==> flow/design.v <==
module max_pooling_buf #(
    parameter WIDTH = 26, 
    parameter HEIGHT = 26
) (
    input clk,
    input rst_n,
    input valid_in,
    input pixel_in,
    output reg pixel_0, pixel_1,
        pixel_2, pixel_3,
    output reg valid_out_buf
);
    localparam KERNEL_SIZE = 2;
    localparam X_BITS = $clog2(WIDTH);
    localparam Y_BITS = $clog2(HEIGHT);
    reg linebuf [0:KERNEL_SIZE-1][0:WIDTH-1];  
    reg window [0:KERNEL_SIZE-1][0:KERNEL_SIZE-1];
    reg [X_BITS-1:0] x;
    reg [Y_BITS-1:0] y;  
    reg [1:0] buf_cnt;  
    reg ready_for_pooling;  
    integer i, j, idx_line;
    always @(posedge clk or negedge rst_n) begin
        if (!rst_n) begin
            x <= 0;
            y <= 0;
            buf_cnt <= 0;
            valid_out_buf <= 1'b0;
            ready_for_pooling <= 1'b0;  
            pixel_0 <= 0; pixel_1 <= 0;
            pixel_2 <= 0; pixel_3 <= 0;
            for (i = 0; i < KERNEL_SIZE; i = i + 1) begin
                for (j = 0; j < WIDTH; j = j + 1) begin
                    if (j < KERNEL_SIZE) begin
                        window[i][j] <= 1'b0;
                    end
                    linebuf[i][j] <= 1'b0;
                end
            end
        end else begin
            if (valid_in) begin
                linebuf[buf_cnt][x] <= pixel_in;  
                for (i = 0; i < KERNEL_SIZE; i = i + 1) begin
                    for (j = 0; j < KERNEL_SIZE; j = j + 1) begin
                        window[i][j] <= window[i][j + 1];  
                    end
                end
                for (i = 0; i < KERNEL_SIZE; i = i + 1) begin
                    idx_line = buf_cnt + i + 1;
                    if (idx_line >= KERNEL_SIZE) idx_line = idx_line - KERNEL_SIZE;
                    if (idx_line == buf_cnt) begin
                        window[i][KERNEL_SIZE-1] <= pixel_in;
                    end else begin
                        window[i][KERNEL_SIZE-1] <= linebuf[idx_line][x];
                    end
                end
                if (x[0] == 1 && y[0] == 1 && x >= (KERNEL_SIZE - 1) && y >= (KERNEL_SIZE - 1)) begin
                    ready_for_pooling <= 1'b1;
                end else begin
                    ready_for_pooling <= 1'b0;
                end
                if (x == WIDTH - 1) begin
                    x <= 0;
                    if (y == HEIGHT - 1) begin
                        y <= 0;
                    end else begin
                        y <= y + 1;
                    end
                    buf_cnt <= (buf_cnt + 1);
                    if (buf_cnt >= KERNEL_SIZE - 1) begin
                        buf_cnt <= 0;  
                    end
                end else begin
                    x <= x + 1;
                end
            end else begin
                valid_out_buf <= 1'b0;
                ready_for_pooling <= 1'b0;  
                pixel_0 <= 0; pixel_1 <= 0;
                pixel_2 <= 0; pixel_3 <= 0;
            end
            if (ready_for_pooling) begin
                valid_out_buf <= 1'b1;
                pixel_0 <= window[0][0]; pixel_1 <= window[0][1];
                pixel_2 <= window[1][0]; pixel_3 <= window[1][1];
            end else begin
                valid_out_buf <= 1'b0;
                pixel_0 <= 0; pixel_1 <= 0;
                pixel_2 <= 0; pixel_3 <= 0;
            end
        end
    end
endmodule
module max_pooling_calc(
    input valid_out_buf,
    input pixel_0, pixel_1,
          pixel_2, pixel_3,
    output reg maxpool_out,
    output reg valid_out_maxpool
);
    always @(*) begin
        if (valid_out_buf) begin
            maxpool_out = (pixel_0 | pixel_1 | pixel_2 | pixel_3);
            valid_out_maxpool = 1'b1;
        end else begin
            maxpool_out = 1'b0;
            valid_out_maxpool = 1'b0;
        end
    end
endmodule
module max_pooling_layer_1 #(
    parameter WIDTH = 26, 
    parameter HEIGHT = 26
) (
    input clk, 
    input rst_n,
    input valid_in,
    input pixel_in_1,
    input pixel_in_2,
    input pixel_in_3,
    input pixel_in_4,
    input pixel_in_5,
    input pixel_in_6,
    input pixel_in_7,
    input pixel_in_8,
    output maxpool_out_1,
    output maxpool_out_2,
    output maxpool_out_3,
    output maxpool_out_4,
    output maxpool_out_5,
    output maxpool_out_6,
    output maxpool_out_7,
    output maxpool_out_8,
    output valid_out_maxpool
);
wire [7:0] pixel_in;
assign pixel_in = {pixel_in_8, pixel_in_7, pixel_in_6, pixel_in_5, 
                   pixel_in_4, pixel_in_3, pixel_in_2, pixel_in_1};
wire [7:0] maxpool_out_ch;
assign {maxpool_out_8, maxpool_out_7, maxpool_out_6, maxpool_out_5, 
        maxpool_out_4, maxpool_out_3, maxpool_out_2, maxpool_out_1} = maxpool_out_ch;
wire [7:0] pixel_0, pixel_1,
        pixel_2, pixel_3;
wire [7:0] valid_out_buf;
wire [7:0] valid_out_maxpool_ch;
assign valid_out_maxpool = &valid_out_maxpool_ch;
genvar i;
generate
    for(i = 0; i < 8; i = i + 1) begin: max_pooling_channels
        max_pooling_buf #(
            .WIDTH(WIDTH), 
            .HEIGHT(HEIGHT)
        ) max_pooling_buf_inst (
            .clk(clk),
            .rst_n(rst_n),
            .valid_in(valid_in),
            .pixel_in(pixel_in[i]),
            .pixel_0(pixel_0[i]),
            .pixel_1(pixel_1[i]),
            .pixel_2(pixel_2[i]),
            .pixel_3(pixel_3[i]),
            .valid_out_buf(valid_out_buf[i])
        );
        max_pooling_calc max_pooling_calc_inst (
            .valid_out_buf(valid_out_buf[i]),
            .pixel_0(pixel_0[i]),
            .pixel_1(pixel_1[i]),
            .pixel_2(pixel_2[i]),
            .pixel_3(pixel_3[i]),
            .maxpool_out(maxpool_out_ch[i]),
            .valid_out_maxpool(valid_out_maxpool_ch[i])
        );
    end
endgenerate
endmodule
From RTL to reports: max_pooling_layer_1

What the tools print for max_pooling_layer_1, step after step.
Lines are those of the file above, counted from 1.
Not given: n/a

Top: max_pooling_layer_1
Clock input: clk
Cell library: sky130hd
Timing corner: tt_025C_1v80

Elaborated design

Yosys after proc, flatten, opt, wreduce and memory -nomap, before mapping. Print and check cells are not counted.

Bits in latches: 0
Memory bits (read-only): 0
Flip-flop bits (word level): 592
RAM bits: 0
Input bits: 11
Output and inout port bits: 9
Memory cells: 0
Word width x clocked read ports: 0

$add $sub $neg: 80
Eq/ne operators: 1256
Shift-type cells: 0
Reduce/logical cells: 473
Div/mod/pow operators: 0
Bitwise operators: 24
Magnitude comparators: 40
Mux-type cells: 160
Multiply operators: 24

Operator list:

| kind                                          | number |
| == test 6 bit with constant B                 | 480 |
| == test 6 x 5 -> 1 bit with constant B        | 384 |
| multiplier 32 x 4 -> 5 bit with constant B    | 16 |
| == test 6 x 4 -> 1 bit with constant B        | 192 |
| 2-to-1 mux 32 bit                             | 32 |
| AND reduction 2 bit                           | 424 |
| parallel mux 1 bit (select 52 bit)            | 16 |
| == test 6 x 3 -> 1 bit with constant B        | 96 |
| == test 32 x 2 -> 1 bit                       | 16 |
| subtractor 32 x 3 -> 32 bit with constant B   | 16 |
| >= comparator 32 x 3 -> 1 bit with constant B | 16 |
| == test 6 x 2 -> 1 bit with constant B        | 48 |
| adder 32 x 1 -> 32 bit with constant B        | 8 |
| == test 6 x 1 -> 1 bit with constant B        | 24 |
| adder 6 x 5 -> 6 bit                          | 24 |
| zero test 6 bit                               | 24 |
| 2-to-1 mux 1 bit                              | 88 |
| multiplier 2 x 4 -> 5 bit with constant B     | 8 |
| adder 5 x 1 -> 5 bit with constant B          | 16 |
| >= comparator 5 x 1 -> 1 bit with constant B  | 16 |
| == test 5 bit with constant B                 | 16 |
| 2-to-1 mux 5 bit                              | 16 |
| adder 2 x 1 -> 3 bit with constant B          | 16 |
| bitwise OR 1 bit                              | 24 |
| logical AND 1 bit                             | 24 |
| >= comparator 2 x 1 -> 1 bit with constant B  | 8 |
| 2-to-1 mux 2 bit                              | 8 |
| AND reduction 8 bit                           | 1 |

Depth

Yosys ltp: most cells in a row. Word level: on the elaborated netlist, between registers, memories and ports. Mapped: between sequential cells and ports; inverters and the memories' decode and read muxes count.

Depth after elaboration: 10
ABC_AREA: 1
Depth in mapped cells: 24
Depth with buffers taken out: 24

Netlist

Yosys stat after the flow's synthesis: flattened, memories mapped to cells. It holds for the ABC_AREA given above (unset counts as 0); a run with the other value may have another netlist.
The area totals of this step are shown rounded.

Chip area (Yosys): 43300 um2
Sequential area: 14800 um2
Standard cells after synthesis: 6487
Mapped flip-flops: 592

Cells by type:

| cell                     | number | area in all (um2) |
| sky130_fd_sc_hd__dfrtp_1 | 592    | 1.48E+04 |
| sky130_fd_sc_hd__nand2_1 | 2164   | 8122.79 |
| sky130_fd_sc_hd__nand3_1 | 695    | 3.48E+03 |
| sky130_fd_sc_hd__nor2_1  | 778    | 2.92E+03 |
| sky130_fd_sc_hd__o21ai_0 | 490    | 2.45E+03 |
| sky130_fd_sc_hd__ha_1    | 183    | 2.29E+03 |
| sky130_fd_sc_hd__inv_1   | 540    | 2.03E+03 |
| sky130_fd_sc_hd__nand4_1 | 158    | 988.448 |
| sky130_fd_sc_hd__o21ai_1 | 152    | 760.73 |
| sky130_fd_sc_hd__a21oi_1 | 106    | 530.509 |
| sky130_fd_sc_hd__fa_1    | 23     | 460.442 |
| sky130_fd_sc_hd__mux2i_1 | 41     | 410.394 |
| sky130_fd_sc_hd__xor2_1  | 39     | 341.578 |
| sky130_fd_sc_hd__buf_2   | 56     | 280.269 |
| sky130_fd_sc_hd__nor3_1  | 55     | 275.264 |
| sky130_fd_sc_hd__nor2_2  | 43     | 269.008 |
| sky130_fd_sc_hd__nor2_4  | 22     | 247.738 |
| sky130_fd_sc_hd__buf_6   | 21     | 236.477 |

Other cell types: 43; their cells: 329.

Path before layout

Path of least setup slack by OpenSTA after synthesis, without wires, with an ideal clock, recovery checks aside; 20% of the period is set as input and as output delay. Where synthesis merged equal registers, the netlist keeps one of their names.

Path kind: flip-flop to flip-flop
Start: register max_pooling_channels[4].max_pooling_buf_inst.buf_cnt[0]
End: register max_pooling_channels[4].max_pooling_buf_inst.window
Stages: 23
Delay of the path: 3627 ps
Arrival: 3506 ps
Path buffers: 1
Library setup time: 121 ps
Launch time at the first pin: 0 ps
Setup slack: 4273 ps
Period: 7900 ps
Period reached after synthesis: 3627 ps

"delay of the path" is the arrival time less input delay plus setup time.
"stages" counts driving pins, that of a launching flip-flop among them; a cell with two outputs on the path counts twice.
"period reached after synthesis" is the clock period less the worst setup slack; recovery checks do not enter. This is arithmetic on one report: input and output delays are still those of the set period (20% each).
Where an end lacks its bit number, it is one bit of the signal, or one of the new flip-flops if synthesis recoded a state register.
Between the ends stands the longest chain of elaborated cells between them, by number of cells; it is not shown to be the way that was timed. Of several equally long chains one is given.
Each line given opens the expression or statement behind the cell; cells for indexed reads and writes are added by Yosys, which also makes memories of some case tables.
At most two assigning lines are given for a register; there are more.

Cells stage by stage: sky130_fd_sc_hd__dfrtp_1 sky130_fd_sc_hd__inv_1 sky130_fd_sc_hd__ha_1 sky130_fd_sc_hd__xnor2_1 sky130_fd_sc_hd__inv_1 sky130_fd_sc_hd__ha_1 sky130_fd_sc_hd__xnor2_1 sky130_fd_sc_hd__ha_1 sky130_fd_sc_hd__a21oi_1 sky130_fd_sc_hd__nand2_1 sky130_fd_sc_hd__nand2_1 sky130_fd_sc_hd__nand2_2 sky130_fd_sc_hd__inv_2 sky130_fd_sc_hd__nor2_2 sky130_fd_sc_hd__buf_4 sky130_fd_sc_hd__nand2_1 sky130_fd_sc_hd__nand2_1 sky130_fd_sc_hd__nor2_1 sky130_fd_sc_hd__nand3_1 sky130_fd_sc_hd__nor2_1 sky130_fd_sc_hd__nand3_1 sky130_fd_sc_hd__o21bai_1 sky130_fd_sc_hd__nand2_1
Cells in the longest elaborated chain: 10

RTL lines, path after synthesis:

| what                               | RTL line | text |
| start, declared                    | 20       | `reg [1:0] buf_cnt;` |
| start, assigned                    | 27       | `buf_cnt <= 0;` |
| start, assigned                    | 69       | `buf_cnt <= (buf_cnt + 1);` |
| adder 2 x 1 -> 3 bit               | 49       | `idx_line = buf_cnt + i + 1;` |
| adder 32 x 1 -> 32 bit             | 49       |  |
| subtractor 32 x 3 -> 32 bit        | 50       | `if (idx_line >= KERNEL_SIZE) idx_line = idx_line - KERNEL_SIZE;` |
| 2-to-1 mux 32 bit                  | 50       |  |
| 2-to-1 mux 32 bit                  | 41       | `if (valid_in) begin` |
| multiplier 32 x 4 -> 5 bit         | 54       | `window[i][KERNEL_SIZE-1] <= linebuf[idx_line][x];` |
| adder 6 x 5 -> 6 bit               | 54       |  |
| == test 6 bit                      | 54       |  |
| parallel mux 1 bit (select 52 bit) | 54       |  |
| 2-to-1 mux 1 bit                   | 51       | `if (idx_line == buf_cnt) begin` |
| end, assigned                      | 52       | `window[i][KERNEL_SIZE-1] <= pixel_in;` |
| end, assigned                      | 54       |  |
| end, declared                      | 17       | `reg window [0:KERNEL_SIZE-1][0:KERNEL_SIZE-1];` |

Path in the finished layout

Path of least setup slack in the final report of flow run 1 (OpenROAD, finished layout, wires in). Where an end is a register, its clock arrival counts in the times.
The path's times are printed in steps of 10 ps; the period is the one set.

Path kind: flip-flop to flip-flop
Start: register max_pooling_channels[0].max_pooling_buf_inst.buf_cnt[1]
End: register max_pooling_channels[0].max_pooling_buf_inst.window
Path buffers: 2
Library setup time: 70 ps
Setup slack: -600 ps
Period: 2730 ps
Stages: 22
Launch time at the first pin: 630 ps
Arrival: 3890 ps

Where an end lacks its bit number, it is one bit of the signal, or one of the new flip-flops if synthesis recoded a state register.
Between the ends stands the longest chain of elaborated cells between them, by number of cells; it is not shown to be the way that was timed. Of several equally long chains one is given.
At most two assigning lines are given for a register; there are more.

Cells stage by stage: sky130_fd_sc_hd__dfrtp_2 sky130_fd_sc_hd__inv_2 sky130_fd_sc_hd__ha_4 sky130_fd_sc_hd__xnor2_4 sky130_fd_sc_hd__inv_2 sky130_fd_sc_hd__ha_4 sky130_fd_sc_hd__xnor2_4 sky130_fd_sc_hd__ha_4 sky130_fd_sc_hd__a21oi_4 sky130_fd_sc_hd__nand3_1 sky130_fd_sc_hd__nand2_4 sky130_fd_sc_hd__nor2_4 sky130_fd_sc_hd__clkbuf_16 sky130_fd_sc_hd__buf_6 sky130_fd_sc_hd__o21a_1 sky130_fd_sc_hd__nor2_1 sky130_fd_sc_hd__nand2_1 sky130_fd_sc_hd__nor2_1 sky130_fd_sc_hd__nand4_1 sky130_fd_sc_hd__nand2_1 sky130_fd_sc_hd__nand2_1 sky130_fd_sc_hd__a21oi_1
Cells in the longest elaborated chain: 10

RTL lines, path after layout:

| what                               | RTL line | text |
| start, declared                    | 20       | `reg [1:0] buf_cnt;` |
| start, assigned                    | 27       | `buf_cnt <= 0;` |
| start, assigned                    | 69       | `buf_cnt <= (buf_cnt + 1);` |
| adder 2 x 1 -> 3 bit               | 49       | `idx_line = buf_cnt + i + 1;` |
| adder 32 x 1 -> 32 bit             | 49       |  |
| >= comparator 32 x 3 -> 1 bit      | 50       | `if (idx_line >= KERNEL_SIZE) idx_line = idx_line - KERNEL_SIZE;` |
| 2-to-1 mux 32 bit                  | 50       |  |
| 2-to-1 mux 32 bit                  | 41       | `if (valid_in) begin` |
| multiplier 32 x 4 -> 5 bit         | 54       | `window[i][KERNEL_SIZE-1] <= linebuf[idx_line][x];` |
| adder 6 x 5 -> 6 bit               | 54       |  |
| == test 6 bit                      | 54       |  |
| parallel mux 1 bit (select 52 bit) | 54       |  |
| 2-to-1 mux 1 bit                   | 51       | `if (idx_line == buf_cnt) begin` |
| end, assigned                      | 52       | `window[i][KERNEL_SIZE-1] <= pixel_in;` |
| end, assigned                      | 54       |  |
| end, declared                      | 17       | `reg window [0:KERNEL_SIZE-1][0:KERNEL_SIZE-1];` |

Ticket comment

Below are 2 stored runs of the flow (Yosys, OpenROAD; platform sky130hd) on max_pooling_layer_1, each with its settings and what was measured, unordered. Constraints: input delay and output delay 20% of the set period each, output load 0.01 pF.
"period achieved": clock period set for the run, less the worst setup slack. It is reckoned from that one timing run; input and output delays stay at 20% of the period that was set.
"critical setup path time" is the time allowed to the run's worst setup path (the clock period less input and output delay, where it has them) less its slack. Clock arrival times count: a late capture clock shortens it, a late launch clock lengthens it.
"critical setup path time" is known to 10 ps.
Values from the reports are rounded here.
A setting shown as - is not set for that run.

| setting or result                      | flow run 1             | flow run 2             |
| period_ns                              | 2.73                   | 2.92                   |
| CORE_UTILIZATION                       | 54                     | 64                     |
| PLACE_DENSITY_LB_ADDON                 | 0.1                    | 0.3                    |
| ABC_AREA                               | 1                      | 1                      |
| GPL_ROUTABILITY_DRIVEN                 | 0                      | 1                      |
| CAP_MARGIN                             | 20                     | 20                     |
| CORE_MARGIN                            | 2                      | 2                      |
| SLEW_MARGIN                            | 20                     | 20                     |
| HOLD_SLACK_MARGIN                      | -                      | 0.17                   |
| CELL_PAD_IN_SITES_GLOBAL_PLACEMENT     | -                      | 0                      |
| TNS_END_PERCENT                        | -                      | 45                     |
| GPL_TIMING_DRIVEN                      | -                      | 1                      |
| CTS_CLUSTER_SIZE                       | -                      | 23                     |
| MAX_ROUTING_LAYER                      | -                      | met4                   |
| worst setup slack after layout (ps)    | -603                   | -907                   |
| setup total negative slack (ps)        | -5720                  | -39600                 |
| standard-cell area after layout (um2)  | 57300                  | 54700                  |
| period achieved (ps)                   | 3333                   | 3827                   |
| critical setup path time (ps)          | 3330                   | 3830                   |
| type of the worst setup path           | flip-flop to flip-flop | flip-flop to flip-flop |
| utilization of the finished layout (%) | 72.3                   | 81.6                   |
| full die area (um2)                    | 82500                  | 69800                  |
| mapped cell area after synthesis (um2) | 43300                  | 43300                  |
