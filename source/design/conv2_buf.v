==> flow/design.v <==
module conv1_buf #(
    parameter WIDTH = 28,    
    parameter HEIGHT = 28
) (
    input clk,
    input rst_n,
    input valid_in,
    input pixel_in,   
    output reg pixel_0, pixel_1, pixel_2,
    pixel_3, pixel_4, pixel_5,
    pixel_6, pixel_7, pixel_8,   
    output reg valid_out_buf   
);
    localparam KERNEL_SIZE = 3;  
    localparam X_BITS = $clog2(WIDTH);
    localparam Y_BITS = $clog2(HEIGHT);
    reg linebuf [0:KERNEL_SIZE-1][0:WIDTH-1];  
    reg window  [0:KERNEL_SIZE-1][0:KERNEL_SIZE-1];
    reg [X_BITS-1:0] x;
    reg [X_BITS-1:0] y;  
    reg [1:0] buf_cnt;  
    reg valid_d;
    integer i, j, idx_line;
    always @(posedge clk or negedge rst_n) begin
        if (!rst_n) begin
            x <= 0;
            y <= 0;
            buf_cnt <= 0;
            valid_out_buf <= 1'b0;
            valid_d <= 1'b0;
            pixel_0 <= 0; pixel_1 <= 0; pixel_2 <= 0; 
            pixel_3 <= 0; pixel_4 <= 0; pixel_5 <= 0; 
            pixel_6 <= 0; pixel_7 <= 0; pixel_8 <= 0;
            for (i = 0; i < KERNEL_SIZE; i = i + 1) begin
                for (j = 0; j < WIDTH; j = j + 1) begin
                    if (j < KERNEL_SIZE) begin
                        window[i][j] <= 1'b0;
                    end
                    linebuf[i][j] <= 1'b0;
                end
            end
        end else begin
            if (valid_in) begin
                linebuf[buf_cnt][x] <= pixel_in;  
                for (i = 0; i < KERNEL_SIZE; i = i + 1) begin
                    for (j = 0; j < KERNEL_SIZE; j = j + 1) begin
                        window[i][j] <= window[i][j+1];  
                    end
                end
                for (i = 0; i < KERNEL_SIZE; i = i + 1) begin
                    idx_line = buf_cnt + i + 1;
                    if (idx_line >= KERNEL_SIZE) idx_line = idx_line - KERNEL_SIZE;
                    if (idx_line == buf_cnt) begin
                        window[i][KERNEL_SIZE-1] <= pixel_in;
                    end else begin
                        window[i][KERNEL_SIZE-1] <= linebuf[idx_line][x];
                    end
                end
                if ((y >= KERNEL_SIZE - 1) && (x >= KERNEL_SIZE - 1)) begin
                    valid_d <= 1'b1;
                end else begin
                    valid_d <= 1'b0;                
                end
                if (x == WIDTH - 1) begin
                    x <= 0;
                    if (y == HEIGHT - 1) begin
                        y <= 0;
                    end else begin
                        y <= y + 1;
                    end
                    buf_cnt <= buf_cnt + 1;
                    if (buf_cnt >= KERNEL_SIZE - 1) buf_cnt <= 0;  
                end else begin
                    x <= x + 1;
                end
            end else begin
                valid_out_buf <= 1'b0;
                valid_d <= 1'b0;  
                pixel_0 <= 0; pixel_1 <= 0; pixel_2 <= 0; 
                pixel_3 <= 0; pixel_4 <= 0; pixel_5 <= 0; 
                pixel_6 <= 0; pixel_7 <= 0; pixel_8 <= 0; 
            end
            if (valid_d) begin
                valid_out_buf <= 1'b1;
                pixel_0 <= window[0][0]; pixel_1 <= window[0][1]; pixel_2 <= window[0][2];
                pixel_3 <= window[1][0]; pixel_4 <= window[1][1]; pixel_5 <= window[1][2];
                pixel_6 <= window[2][0]; pixel_7 <= window[2][1]; pixel_8 <= window[2][2];            
            end else begin
                valid_out_buf <= 1'b0;
                pixel_0 <= 0; pixel_1 <= 0; pixel_2 <= 0; 
                pixel_3 <= 0; pixel_4 <= 0; pixel_5 <= 0; 
                pixel_6 <= 0; pixel_7 <= 0; pixel_8 <= 0; 
            end
        end
    end 
endmodule
module conv2_buf #(
    parameter WIDTH = 13,
    parameter HEIGHT = 13
) (
    input clk,
    input rst_n,
    input valid_in,
    input [7:0] pixel_in,
    output reg [71:0] pixel_windows,
    output reg valid_out_buf
);
    localparam KERNEL_SIZE = 3;
    localparam NUM_CHANNELS = 8;
    wire [8:0] ch_windows [0:7];  
    wire [7:0] ch_valid;
    genvar i;
    integer j;
    generate
        for (i = 0; i < NUM_CHANNELS; i = i + 1) begin: CH_BUF
            conv1_buf #(
                .WIDTH(WIDTH),
                .HEIGHT(HEIGHT)
            ) ch_buf_inst (
              .clk(clk),
              .rst_n(rst_n),
              .valid_in(valid_in),
              .pixel_in(pixel_in[i]),
              .pixel_0(ch_windows[i][0]),
              .pixel_1(ch_windows[i][1]),  
              .pixel_2(ch_windows[i][2]),  
              .pixel_3(ch_windows[i][3]),  
              .pixel_4(ch_windows[i][4]),  
              .pixel_5(ch_windows[i][5]),  
              .pixel_6(ch_windows[i][6]),  
              .pixel_7(ch_windows[i][7]),
              .pixel_8(ch_windows[i][8]),
              .valid_out_buf(ch_valid[i])
            );
        end
    endgenerate 
    always @(posedge clk or negedge rst_n) begin
        if (!rst_n) begin 
            pixel_windows <= 72'b0;
            valid_out_buf <= 1'b0;
        end else begin
            valid_out_buf <= ch_valid[0];
            for (j = 0; j < NUM_CHANNELS; j = j + 1) begin
                pixel_windows[j * 9 +: 9] <= ch_windows[j];
            end
        end
    end
endmodule
# [Step by step through the tools: conv2_buf]
# What the tools print for conv2_buf, step after step.
# Lines are those of the file above, counted from 1.
# The mark n/a stands for no value.
[inputs] top="conv2_buf" clock="clk" cell_library="sky130hd" pvt_corner="tt_025C_1v80"

# [Word level]
# Source: Yosys, flattened and elaborated. Widths are those after wreduce. Registers that Yosys merges into a memory's read port (data or address) are not register bits. Print and check cells do not count.
[word_totals] regBits=618 latchBits=0 mem_bits_rw=0 mem_bits_ro=0 clocked_rd_ports_x_width=0 n_memories=0 input_bits=11 output_inout_bits=73 word_cells=2508
[op_classes] addsub=112 n_mul=32 n_div=0 cmp=48 eq_ne=1256 shifts=0 mux=209 bitwise=0 reduce_and_logical=360
[ops] operator="multiplier 32 x 4 -> 6 bit with constant B" count=24
[ops] operator="== test 6 x 5 -> 1 bit with constant B" count=512
[ops] operator="== test 6 x 4 -> 1 bit with constant B" count=256
[ops] operator="two-way mux 32 bit" count=48
[ops] operator="== test 6 bit with constant B" count=224
[ops] operator="case mux 1 bit (select 39 bit)" count=24
[ops] operator="== test 32 x 2 -> 1 bit" count=24
[ops] operator="subtractor 32 x 3 -> 32 bit with constant B" count=24
[ops] operator="greater-or-equal comparator 32 x 3 -> 1 bit with constant B" count=24
[ops] operator="== test 6 x 3 -> 1 bit with constant B" count=128
[ops] operator="AND reduction 2 bit" count=320
[ops] operator="adder 32 x 1 -> 32 bit with constant B" count=16
[ops] operator="== test 6 x 2 -> 1 bit with constant B" count=64
[ops] operator="== test 6 x 1 -> 1 bit with constant B" count=32
[ops] operator="adder 6 x 4 -> 6 bit" count=32
[ops] operator="logical NOT 6 bit" count=32
[ops] operator="two-way mux 1 bit" count=113
[ops] operator="multiplier 2 x 4 -> 6 bit with constant B" count=8
[ops] operator="adder 4 x 1 -> 4 bit with constant B" count=16
[ops] operator="greater-or-equal comparator 4 x 2 -> 1 bit with constant B" count=16
[ops] operator="== test 4 bit with constant B" count=16
[ops] operator="two-way mux 4 bit" count=16
[ops] operator="adder 2 x 1 -> 3 bit with constant B" count=16
[ops] operator="adder 2 x 2 -> 3 bit with constant B" count=8
[ops] operator="greater-or-equal comparator 2 bit with constant B" count=8
[ops] operator="two-way mux 2 bit" count=8
[ops] operator="logical AND 1 bit" count=8

# [Longest topological paths]
# Longest topological path by Yosys (ltp), each cell counted once; first at word level (registers and memories cut), then after technology mapping (sequential cells cut; the memories' decode and read muxes count).
[depth] ltp_word=10 abc_area=1 mapped_depth=29 mapped_depth_nobuf=28

# [After synthesis]
# Source: synth_stat.txt of the flow (Yosys; design flattened, memories mapped). It holds for the ABC_AREA given above (unset counts as 0); a run with the other value may have another netlist.
# The area totals of this step are shown rounded.
[mapped] stdcells=7346 yosys_area_mm2=0.0504 seqArea_mm2=0.0155 ffs=618 n_buf=209
[types] cell_type="sky130_fd_sc_hd__dfrtp_1" count=618 area_total_um2=1.55E+04
[types] cell_type="sky130_fd_sc_hd__nand2_1" count=1514 area_total_um2=5682.95
[types] cell_type="sky130_fd_sc_hd__ha_1" count=392 area_total_um2=4.9E+03
[types] cell_type="sky130_fd_sc_hd__nand3_1" count=817 area_total_um2=4.09E+03
[types] cell_type="sky130_fd_sc_hd__nor2_1" count=1007 area_total_um2=3.78E+03
[types] cell_type="sky130_fd_sc_hd__inv_1" count=913 area_total_um2=3.43E+03
[types] cell_type="sky130_fd_sc_hd__o21ai_0" count=377 area_total_um2=1886.81
[types] cell_type="sky130_fd_sc_hd__a21oi_1" count=348 area_total_um2=1741.67
[types] cell_type="sky130_fd_sc_hd__a31oi_1" count=245 area_total_um2=1532.72
[types] cell_type="sky130_fd_sc_hd__nand4_1" count=236 area_total_um2=1.48E+03
[types] cell_type="sky130_fd_sc_hd__fa_1" count=40 area_total_um2=800.768
[types] cell_type="sky130_fd_sc_hd__nor3_1" count=107 area_total_um2=535.514
[types] cell_type="sky130_fd_sc_hd__clkbuf_1" count=139 area_total_um2=521.75
[types] cell_type="sky130_fd_sc_hd__xor2_1" count=54 area_total_um2=472.954
[types] cell_type="sky130_fd_sc_hd__o41ai_1" count=50 area_total_um2=437.92
[types] cell_type="sky130_fd_sc_hd__mux2i_1" count=35 area_total_um2=350.336
[types] cell_type="sky130_fd_sc_hd__xnor2_1" count=34 area_total_um2=297.786
[types] cell_type="sky130_fd_sc_hd__o22ai_1" count=45 area_total_um2=281.52
# Not listed: further types 47, cells in them 375.

# [Path before layout]
# OpenSTA on the mapped netlist: ideal clock, no wires. The path of least setup slack (recovery checks aside). Input and output delay are each 20% of the period. Register names are those of the netlist, which keeps one name where synthesis merged equal registers.
[synth_path] path_type="register to register" start="register CH_BUF[7].ch_buf_inst.buf_cnt[0]" end="register CH_BUF[7].ch_buf_inst.window" tclk_ns=6.54 setup_ns=0.127 launch_ns=0.000 arrival_ns=3.663 required_ns=6.413 setup_slack_ns=2.749 path_delay_ns=3.790 driving_pins=21 path_buffers=2 synth_period_reached_ns=3.791
# "path_delay_ns" is the arrival time less input delay plus setup time.
# "driving_pins" counts driving pins, that of a launching flip-flop among them; a cell with two outputs on the path counts twice.
# "synth_period_reached_ns" is the clock period less the worst setup slack; recovery checks do not enter. This is arithmetic on one report: input and output delays are still those of the set period (20% each).
# Where an end lacks its bit number, it is one bit of the signal, or one of the new flip-flops if synthesis recoded a state register.
# The rows between start and end are the longest chain of elaborated cells between them; the timing report does not say that the signal goes this way. Where chains are equally long, one stands for them.
# Each line given opens the expression or statement behind the cell; cells for indexed reads and writes are added by Yosys, which also makes memories of some case tables.
# A register here has more assigning lines than the two given.
[synth_between] cell_sequence="sky130_fd_sc_hd__dfrtp_1 -> sky130_fd_sc_hd__inv_1 -> sky130_fd_sc_hd__ha_1 -> sky130_fd_sc_hd__buf_6 -> sky130_fd_sc_hd__xnor2_1 -> sky130_fd_sc_hd__inv_1 -> sky130_fd_sc_hd__ha_1 -> sky130_fd_sc_hd__ha_1 -> sky130_fd_sc_hd__fa_1 -> sky130_fd_sc_hd__nand3_1 -> sky130_fd_sc_hd__nand2_1 -> sky130_fd_sc_hd__xor2_1 -> sky130_fd_sc_hd__nor2_1 -> sky130_fd_sc_hd__buf_2 -> sky130_fd_sc_hd__nand3_1 -> sky130_fd_sc_hd__o21ai_0 -> sky130_fd_sc_hd__or2_2 -> sky130_fd_sc_hd__nor3_1 -> sky130_fd_sc_hd__nand3_1 -> sky130_fd_sc_hd__nor2_1 -> sky130_fd_sc_hd__o21ai_0" elab_chain_len=10 cells_between=50 lines_between=5 classes_between="add/sub (4); mul (1); compare (1); eq/ne (39); mux (4); reduce/logical (1)"
[synth_lines] item="start: declaration" line=21 text="reg [1:0] buf_cnt;"
[synth_lines] item="start: assignment" line=28 text="buf_cnt <= 0;"
[synth_lines] item="start: assignment" line=71 text="buf_cnt <= buf_cnt + 1;"
[synth_lines] item="adder 2 x 2 -> 3 bit" line=51 text="idx_line = buf_cnt + i + 1;"
[synth_lines] item="adder 32 x 1 -> 32 bit" line=51
[synth_lines] item="subtractor 32 x 3 -> 32 bit" line=52 text="if (idx_line >= KERNEL_SIZE) idx_line = idx_line - KERNEL_SIZE;"
[synth_lines] item="two-way mux 32 bit" line=52
[synth_lines] item="two-way mux 32 bit" line=43 text="if (valid_in) begin"
[synth_lines] item="multiplier 32 x 4 -> 6 bit" line=56 text="window[i][KERNEL_SIZE-1] <= linebuf[idx_line][x];"
[synth_lines] item="adder 6 x 4 -> 6 bit" line=56
[synth_lines] item="== test 6 bit" line=56
[synth_lines] item="case mux 1 bit (select 39 bit)" line=56
[synth_lines] item="two-way mux 1 bit" line=53 text="if (idx_line == buf_cnt) begin"
[synth_lines] item="end: assignment" line=54 text="window[i][KERNEL_SIZE-1] <= pixel_in;"
[synth_lines] item="end: assignment" line=56
[synth_lines] item="end: declaration" line=18 text="reg window  [0:KERNEL_SIZE-1][0:KERNEL_SIZE-1];"

# [Timing after layout]
# From the final timing report of entry A: the path of least setup slack in the routed layout; clock arrival at registers is part of the times.
[layout_path] path_type="register to register" start="register CH_BUF[4].ch_buf_inst.buf_cnt[1]" end="register CH_BUF[4].ch_buf_inst.window" tclk_ns=3.8 setup_ns=0.10 launch_ns=0.69 arrival_ns=4.17 required_ns=4.39 setup_slack_ns=0.22 driving_pins=27 path_buffers=3
# Where an end lacks its bit number, it is one bit of the signal, or one of the new flip-flops if synthesis recoded a state register.
# The rows between start and end are the longest chain of elaborated cells between them; the timing report does not say that the signal goes this way. Where chains are equally long, one stands for them.
# A register here has more assigning lines than the two given.
[layout_between] cell_sequence="sky130_fd_sc_hd__dfrtp_2 -> sky130_fd_sc_hd__buf_6 -> sky130_fd_sc_hd__buf_6 -> sky130_fd_sc_hd__ha_4 -> sky130_fd_sc_hd__ha_4 -> sky130_fd_sc_hd__inv_2 -> sky130_fd_sc_hd__nand2_4 -> sky130_fd_sc_hd__nand2_4 -> sky130_fd_sc_hd__o21bai_1 -> sky130_fd_sc_hd__ha_1 -> sky130_fd_sc_hd__inv_2 -> sky130_fd_sc_hd__o21bai_4 -> sky130_fd_sc_hd__a31oi_4 -> sky130_fd_sc_hd__inv_2 -> sky130_fd_sc_hd__nand3_4 -> sky130_fd_sc_hd__buf_12 -> sky130_fd_sc_hd__nand2_4 -> sky130_fd_sc_hd__nand4_1 -> sky130_fd_sc_hd__nand2_1 -> sky130_fd_sc_hd__nor2_1 -> sky130_fd_sc_hd__nand2_1 -> sky130_fd_sc_hd__nor2_1 -> sky130_fd_sc_hd__nand2_1 -> sky130_fd_sc_hd__nor2_2 -> sky130_fd_sc_hd__nand3_2 -> sky130_fd_sc_hd__nand2_2 -> sky130_fd_sc_hd__nand2_1" elab_chain_len=10 cells_between=50 classes_between="add/sub (4); mul (1); compare (1); eq/ne (39); mux (4); reduce/logical (1)"
[layout_lines] item="start: declaration" line=21 text="reg [1:0] buf_cnt;"
[layout_lines] item="start: assignment" line=28 text="buf_cnt <= 0;"
[layout_lines] item="start: assignment" line=71 text="buf_cnt <= buf_cnt + 1;"
[layout_lines] item="adder 2 x 1 -> 3 bit" line=51 text="idx_line = buf_cnt + i + 1;"
[layout_lines] item="adder 32 x 1 -> 32 bit" line=51
[layout_lines] item="greater-or-equal comparator 32 x 3 -> 1 bit" line=52 text="if (idx_line >= KERNEL_SIZE) idx_line = idx_line - KERNEL_SIZE;"
[layout_lines] item="two-way mux 32 bit" line=52
[layout_lines] item="two-way mux 32 bit" line=43 text="if (valid_in) begin"
[layout_lines] item="multiplier 32 x 4 -> 6 bit" line=56 text="window[i][KERNEL_SIZE-1] <= linebuf[idx_line][x];"
[layout_lines] item="adder 6 x 4 -> 6 bit" line=56
[layout_lines] item="== test 6 bit" line=56
[layout_lines] item="case mux 1 bit (select 39 bit)" line=56
[layout_lines] item="two-way mux 1 bit" line=53 text="if (idx_line == buf_cnt) begin"
[layout_lines] item="end: assignment" line=54 text="window[i][KERNEL_SIZE-1] <= pixel_in;"
[layout_lines] item="end: assignment" line=56
[layout_lines] item="end: declaration" line=18 text="reg window  [0:KERNEL_SIZE-1][0:KERNEL_SIZE-1];"

Ticket comment

Settings and measured results of 2 stored flow runs for module conv2_buf (sky130hd), not sorted in any way. The constraints put input and output delay at 20% of the set period each and load the outputs with 0.01 pF.
"achieved_clock_period_ns" is the run's clock period less its worst setup slack. It is reckoned from that one timing run; input and output delays stay at 20% of the period that was set.
"worst_setup_path_time_ns" = time allowed to the worst setup path (clock period - input delay - output delay, where it has them) - its slack; a late launch clock adds to it, a late capture clock takes from it.
Results are given in rounded form.

[flow] entry A: files
==> flow/run.sh <==
#!/bin/bash
# the make line also repeats the synthesis and layout settings of config.mk as NAME=value (left out here)
make -C /OpenROAD-flow-scripts/flow DESIGN_CONFIG=/design/flow/config.mk WORK_HOME=/design/flow/orfs CLKGATE_MAP_FILE= finish
==> flow/config.mk <==
export PLATFORM = sky130hd
export DESIGN_NAME = conv2_buf
export DESIGN_NICKNAME = conv2_buf
export VERILOG_FILES = /design/flow/design.v
export SDC_FILE = /design/flow/constraint.sdc
export NUM_CORES = 4
export LEC_CHECK = 0
export ABC_AREA = 1
export CAP_MARGIN = 20
export CORE_MARGIN = 2
export CORE_UTILIZATION = 39
export GPL_ROUTABILITY_DRIVEN = 1
export MAX_ROUTING_LAYER = met4
export SETUP_SLACK_MARGIN = 0.74
export SLEW_MARGIN = 20
==> flow/constraint.sdc <==
create_clock -name core_clock -period 3.8 [get_ports {clk}]
set_input_delay 0.7600 -clock core_clock [delete_from_list [all_inputs] [get_ports {clk}]]
set_output_delay 0.7600 -clock core_clock [all_outputs]
set_load 0.01 [all_outputs]

[flow] entry A: metrics
[metrics] yosys_chip_area_mm2 = 0.0504
[metrics] worst_setup_path_time_ns = 3.58
[metrics] critical_path_type = register to register
[metrics] stdcell_area_mm2 = 0.0651
[metrics] design_die_area_mm2 = 0.132
[metrics] timing.setup.tns_ns = 0.000
[metrics] achieved_clock_period_ns = 3.585
[metrics] util_pct = 50.9
[metrics] setup_ws_ns = 0.215

[flow] entry B: files
==> flow/run.sh <==
#!/bin/bash
# the make line also repeats the synthesis and layout settings of config.mk as NAME=value (left out here)
make -C /OpenROAD-flow-scripts/flow DESIGN_CONFIG=/design/flow/config.mk WORK_HOME=/design/flow/orfs CLKGATE_MAP_FILE= finish
==> flow/config.mk <==
export PLATFORM = sky130hd
export DESIGN_NAME = conv2_buf
export DESIGN_NICKNAME = conv2_buf
export VERILOG_FILES = /design/flow/design.v
export SDC_FILE = /design/flow/constraint.sdc
export NUM_CORES = 4
export LEC_CHECK = 0
export ABC_AREA = 1
export CAP_MARGIN = 10
export CELL_PAD_IN_SITES_GLOBAL_PLACEMENT = 3
export CORE_MARGIN = 2
export CORE_UTILIZATION = 38
export CTS_CLUSTER_SIZE = 38
export GPL_TIMING_DRIVEN = 0
export MIN_ROUTING_LAYER = met2
export PLACE_DENSITY_LB_ADDON = 0.19
export SETUP_SLACK_MARGIN = 0.73
export SLEW_MARGIN = 20
export TNS_END_PERCENT = 40
==> flow/constraint.sdc <==
create_clock -name core_clock -period 2.72 [get_ports {clk}]
set_input_delay 0.5440 -clock core_clock [delete_from_list [all_inputs] [get_ports {clk}]]
set_output_delay 0.5440 -clock core_clock [all_outputs]
set_load 0.01 [all_outputs]

[flow] entry B: metrics
[metrics] stdcell_area_mm2 = 0.0687
[metrics] worst_setup_path_time_ns = 3.79
[metrics] critical_path_type = register to register
[metrics] setup_ws_ns = -1.07
[metrics] yosys_chip_area_mm2 = 0.0504
[metrics] achieved_clock_period_ns = 3.790
[metrics] design_die_area_mm2 = 0.136
[metrics] timing.setup.tns_ns = -94.9
[metrics] util_pct = 52.2
